==> flow/design.v <==
`timescale 1ns / 1ps
module gated_block_dummy (
    input wire clk,
    input wire rst_n,
    input wire save_state,
    output reg ack_from_block
);
    reg [1:0] save_state_dly;
    always @(posedge clk or negedge rst_n) begin
        if (!rst_n) begin
            save_state_dly <= 2'b0;
            ack_from_block <= 1'b0;
        end else begin
            save_state_dly[0] <= save_state;
            save_state_dly[1] <= save_state_dly[0];
            if (save_state_dly[1] == 1'b1) ack_from_block <= 1'b1;
            else ack_from_block <= 1'b0;
        end
    end
endmodule
`timescale 1ns / 1ps
module power_gating_controller (
    input wire clk,
    input wire rst_n,
    input wire power_on_req,
    input wire power_off_req,
    input wire ack_from_block,
    output reg isolate_en,
    output reg save_state,
    output reg restore_state,
    output reg power_switch_en,
    output reg power_on_ack,
    output reg power_off_ack
);
    localparam [2:0] IDLE_OFF      = 3'b000;
    localparam [2:0] PWR_UP_SEQ    = 3'b001;
    localparam [2:0] WAIT_STABLE   = 3'b010;
    localparam [2:0] IDLE_ON       = 3'b011;
    localparam [2:0] PWR_DN_SEQ_1  = 3'b100;
    localparam [2:0] PWR_DN_SEQ_2  = 3'b101;
    localparam [2:0] PWR_DN_SEQ_3  = 3'b110;
    reg [2:0] current_state, next_state;
    reg [3:0] stable_counter;
    always @(posedge clk or negedge rst_n) begin
        if (!rst_n) current_state <= IDLE_OFF;
        else current_state <= next_state;
    end
    always @(posedge clk or negedge rst_n) begin
        if (!rst_n) stable_counter <= 0;
        else if (current_state == PWR_UP_SEQ) stable_counter <= 4'd10;
        else if (current_state == WAIT_STABLE && stable_counter > 0) stable_counter <= stable_counter - 1;
    end
    always @(*) begin
        next_state      = current_state;
        isolate_en      = 1'b1;
        save_state      = 1'b0;
        restore_state   = 1'b0;
        power_switch_en = 1'b1;
        power_on_ack    = 1'b0;
        power_off_ack   = 1'b0;
        case (current_state)
            IDLE_OFF: begin
                power_switch_en = 1'b0;
                if (power_on_req) next_state = PWR_UP_SEQ;
            end
            PWR_UP_SEQ: next_state = WAIT_STABLE;
            WAIT_STABLE: if (stable_counter == 0) begin
                restore_state = 1'b1;
                next_state = IDLE_ON;
            end
            IDLE_ON: begin
                isolate_en = 1'b0;
                power_on_ack = 1'b1;
                if (power_off_req) next_state = PWR_DN_SEQ_1;
            end
            PWR_DN_SEQ_1: next_state = PWR_DN_SEQ_2;
            PWR_DN_SEQ_2: begin
                save_state = 1'b1;
                if (ack_from_block) next_state = PWR_DN_SEQ_3;
            end
            PWR_DN_SEQ_3: begin
                power_switch_en = 1'b0;
                power_off_ack = 1'b1;
                next_state = IDLE_OFF;
            end
            default: next_state = IDLE_OFF;
        endcase
    end
endmodule
`timescale 1ns / 1ps
module top (
    input wire clk,
    input wire rst_n,
    input wire power_on_req,
    input wire power_off_req,
    input wire ack_from_block_tb,
    output wire isolate_en,
    output wire save_state,
    output wire restore_state,
    output wire power_switch_en,
    output wire power_on_ack,
    output wire power_off_ack
);
    wire ack_from_block_dummy;
    power_gating_controller pgc_inst (
        .clk(clk),
        .rst_n(rst_n),
        .power_on_req(power_on_req),
        .power_off_req(power_off_req),
        .ack_from_block(ack_from_block_tb),
        .isolate_en(isolate_en),
        .save_state(save_state),
        .restore_state(restore_state),
        .power_switch_en(power_switch_en),
        .power_on_ack(power_on_ack),
        .power_off_ack(power_off_ack)
    );
    gated_block_dummy dummy_inst (
        .clk(clk),
        .rst_n(rst_n),
        .save_state(save_state),
        .ack_from_block(ack_from_block_dummy)
    );
endmodule
Step by step through the tools: top
The steps from the RTL of top to its reports follow in flow order.
Line numbers count from 1 in the design file above.
Cell names lack the library's common part.
The mark n/a stands for no value.
- design top: top
- clock input: clk
- cell library: sky130hd
- library corner: tt_025C_1v80

After elaboration
Yosys after proc, flatten, opt, wreduce and memory -nomap, before mapping. Memory bits, and registers merged into a memory's read port (data or address), are not among the register bits. Print and check cells are not counted. Equal cells are merged and count once.
- noted bits of input ports: 5
- noted word-level cells: 34
- register bits after elaboration at 7
- reductions and logical operators: 6
- equality and inequality tests at 10
- multiplexer cells: 14
- add/subtract/negate cells at 1
- magnitude comparators at 1
- operators by type and width (kind ; count):
    parallel mux 3 bit (select 6 bit) ; 1
    two-way mux 3 bit ; 4
    == test 3 bit with constant B ; 3
    != test 2 bit with constant B ; 4
    two-way mux 4 bit ; 2
    two-way mux 1 bit ; 7
    == test 3 x 2 -> 1 bit with constant B ; 2
    subtractor 4 x 1 -> 4 bit with constant B ; 1
    > comparator 4 x 1 -> 1 bit with constant B ; 1
    logical NOT 4 bit ; 1
    AND reduction 4 bit ; 1
    == test 3 x 1 -> 1 bit with constant B ; 1
    logical NOT 3 bit ; 1
    nonzero test 2 bit ; 1
    OR reduction 2 bit ; 1
    logical AND 1 bit ; 1

Longest topological paths
Longest topological path by Yosys (ltp), each cell counted once; first at word level (registers and memories cut), then after technology mapping (sequential cells cut; the memories' decode and read muxes count).
- noted depth in word-level cells: 4
- noted ABC_AREA: 0
- noted mapped depth: 5
- noted gate-level depth less buffers: 5

After synthesis
The flow's flattened synthesis, as Yosys stat reports it; memories are mapped. The netlist is that of the ABC_AREA named above (0 if unset); the other value can give another one.
Totals and module areas in this step are rounded.
- cell types (cell ; count):
    dfrtp_1 ; 10
    dfstp_2 ; 1
    inv_1 ; 6
    and2_1 ; 3
    a21o_1 ; 2
    nor2_1 ; 4
    or4b_4 ; 1
    ha_1 ; 1
    mux2_2 ; 1
    mux2i_1 ; 1
    nor3_1 ; 2
    a211o_1 ; 1
    nand4b_1 ; 1
    nand2_1 ; 2
    o21bai_1 ; 1
    o31ai_1 ; 1
    nand2b_1 ; 1
    nor2b_1 ; 1
    a21oi_1 ; 1
- cells in the netlist: 41
- buffers at 0
- sequential part of the area at 277 um^2
- flip-flops at 11
- cell area after synthesis: 463 um^2
By module: a second synthesis without flattening, with its own total; a netlist apart from the flattened one above.
- noted cell total of the unflattened synthesis: 41
- noted area (unflattened synthesis): 463 um^2
Each row is one instance without its submodules.
- by module (module ; instances ; area (um^2) ; sequential area (um^2) ; cells):
    power_gating_controller ; 1 ; 463 ; 277 ; 41
    top ; 1 ; 0.0 ; 0.0 ; 0

Worst setup path after synthesis
OpenSTA on the mapped netlist: ideal clock, no wires. The path of least setup slack (recovery checks aside). Input and output delay are each 20% of the period. Register names are those of the netlist, which keeps one name where synthesis merged equal registers.
- kind: register to register
- start point: register pgc_inst.stable_counter[0]
- end point: register pgc_inst.stable_counter[0]
- noted arrival: 1.393 ns
- noted path buffers: 0
- required time: 1.765 ns
- setup slack: 0.372 ns
- delay of the path: 1.518 ns
- noted period: 1.89 ns
- stages on the path: 6
- library setup time at 0.125 ns
- noted synthesis period reached: 1.518 ns
"delay of the path" = arrival - input delay + setup time.
"stages on the path" counts driving pins, that of a launching flip-flop among them; a cell with two outputs on the path counts twice.
"synthesis period reached" = period - worst setup slack (recovery checks aside). The figure is calculated, with input and output delays left at 20% of the set period.
Between the ends stands the longest chain of elaborated cells between them, by number of cells; it is not shown to be the way that was timed. Of several equally long chains one is given.
A line is the first line of the expression or statement that the cell stems from. Yosys adds cells for indexed reads and writes and turns some case tables into memories.
A register here has more assigning lines than the two given.
- path through: dfrtp_1 > inv_1 > ha_1 > inv_1 > o31ai_1 > mux2_2
- length of the longest elaborated chain: 4
- RTL lines, path post-synthesis (what ; line ; text):
    from (decl) ; 43 ; reg [3:0] stable_counter;
    from (assign) ; 49 ; if (!rst_n) stable_counter <= 0;
    from (assign) ; 51 ; else if (current_state == WAIT_STABLE && stable_counter > 0) stable_counter <= stable_counter - 1;
    > comparator 4 x 1 -> 1 bit ; 51 ;
    logical AND 1 bit ; 51 ;
    two-way mux 4 bit ; 51 ;
    two-way mux 4 bit ; 50 ; else if (current_state == PWR_UP_SEQ) stable_counter <= 4'd10;
    to (assign) ; 50 ;
    to (assign) ; 51 ;
    to (decl) ; 43 ;

Timing after layout
From the final timing report of stored run 2: the path of least setup slack in the routed layout; clock arrival at registers is part of the times.
- kind: register to output
- start point: register pgc_inst.stable_counter[0]
- end point: output restore_state
- noted period: 2.53 ns
- stages on the path: 6
- setup slack: 0.19 ns
- required time: 2.02 ns
- noted arrival: 1.83 ns
- noted path buffers: 1
Between the ends stands the longest chain of elaborated cells between them, by number of cells; it is not shown to be the way that was timed. Of several equally long chains one is given.
A register here has more assigning lines than the two given.
- path through: dfrtp_1 > inv_1 > ha_1 > nand2_1 > nor3_2 > clkdlybuf4s50_1
- length of the longest elaborated chain: 3
- RTL lines, path after layout (what ; line ; text):
    from (decl) ; 43 ; reg [3:0] stable_counter;
    from (assign) ; 49 ; if (!rst_n) stable_counter <= 0;
    from (assign) ; 51 ; else if (current_state == WAIT_STABLE && stable_counter > 0) stable_counter <= stable_counter - 1;
    logical NOT 4 bit ; 67 ; WAIT_STABLE: if (stable_counter == 0) begin
    two-way mux 1 bit ; 67 ;
    two-way mux 1 bit ; 61 ; case (current_state)
    to (decl) ; 99 ; output wire restore_state,

==> results <==
Record of 2 stored runs of the RTL-to-layout flow on top, platform sky130hd. The runs are unordered. Constraints: input delay and output delay 20% of the set period each, output load 0.01 pF.
By "period achieved" is meant the clock period of the run minus its worst setup slack. This is arithmetic on one report: input and output delays are still those of the set period (20% each).
"worst setup path time" = time allowed to the worst setup path (clock period - input delay - output delay, where it has them) - its slack; a late launch clock adds to it, a late capture clock takes from it.
"power consumption": no workload was simulated; the value follows from the tool's default switching activity.
Values from the reports are rounded here.

Stored run 1
Settings were period_ns = 1.42; CORE_UTILIZATION = 71; SETUP_SLACK_MARGIN = -0.0; CORE_MARGIN = 2; CELL_PAD_IN_SITES_GLOBAL_PLACEMENT = 0; CELL_PAD_IN_SITES_DETAIL_PLACEMENT = 1; TNS_END_PERCENT = 50; GPL_ROUTABILITY_DRIVEN = 0; CTS_CLUSTER_SIZE = 52; CTS_CLUSTER_DIAMETER = 287; CAP_MARGIN = 10; MAX_ROUTING_LAYER = met5; SLEW_MARGIN = 20
- did not finish, floorplanning stopped with PDN-0185

Stored run 2
Settings were period_ns = 2.53; CORE_UTILIZATION = 16; PLACE_DENSITY = 0.89; CORE_ASPECT_RATIO = 1.28; CORE_MARGIN = 5; CELL_PAD_IN_SITES_DETAIL_PLACEMENT = 2; TNS_END_PERCENT = 5; GPL_ROUTABILITY_DRIVEN = 0; SLEW_MARGIN = 30; MIN_ROUTING_LAYER = met2; MAX_ROUTING_LAYER = met5; CAP_MARGIN = 20
- chip area in the Yosys report at 463 um^2
- area of the die at 4080 um^2
- post-layout utilization: 22.6 %
- setup slack of the worst path: 0.195 ns
- noted the total negative slack on setup checks: 0.000 ns
- power consumption at 613 µW
- noted the period achieved: 2.335 ns
- noted the worst setup path time: 1.83 ns
- worst path kind: register to output
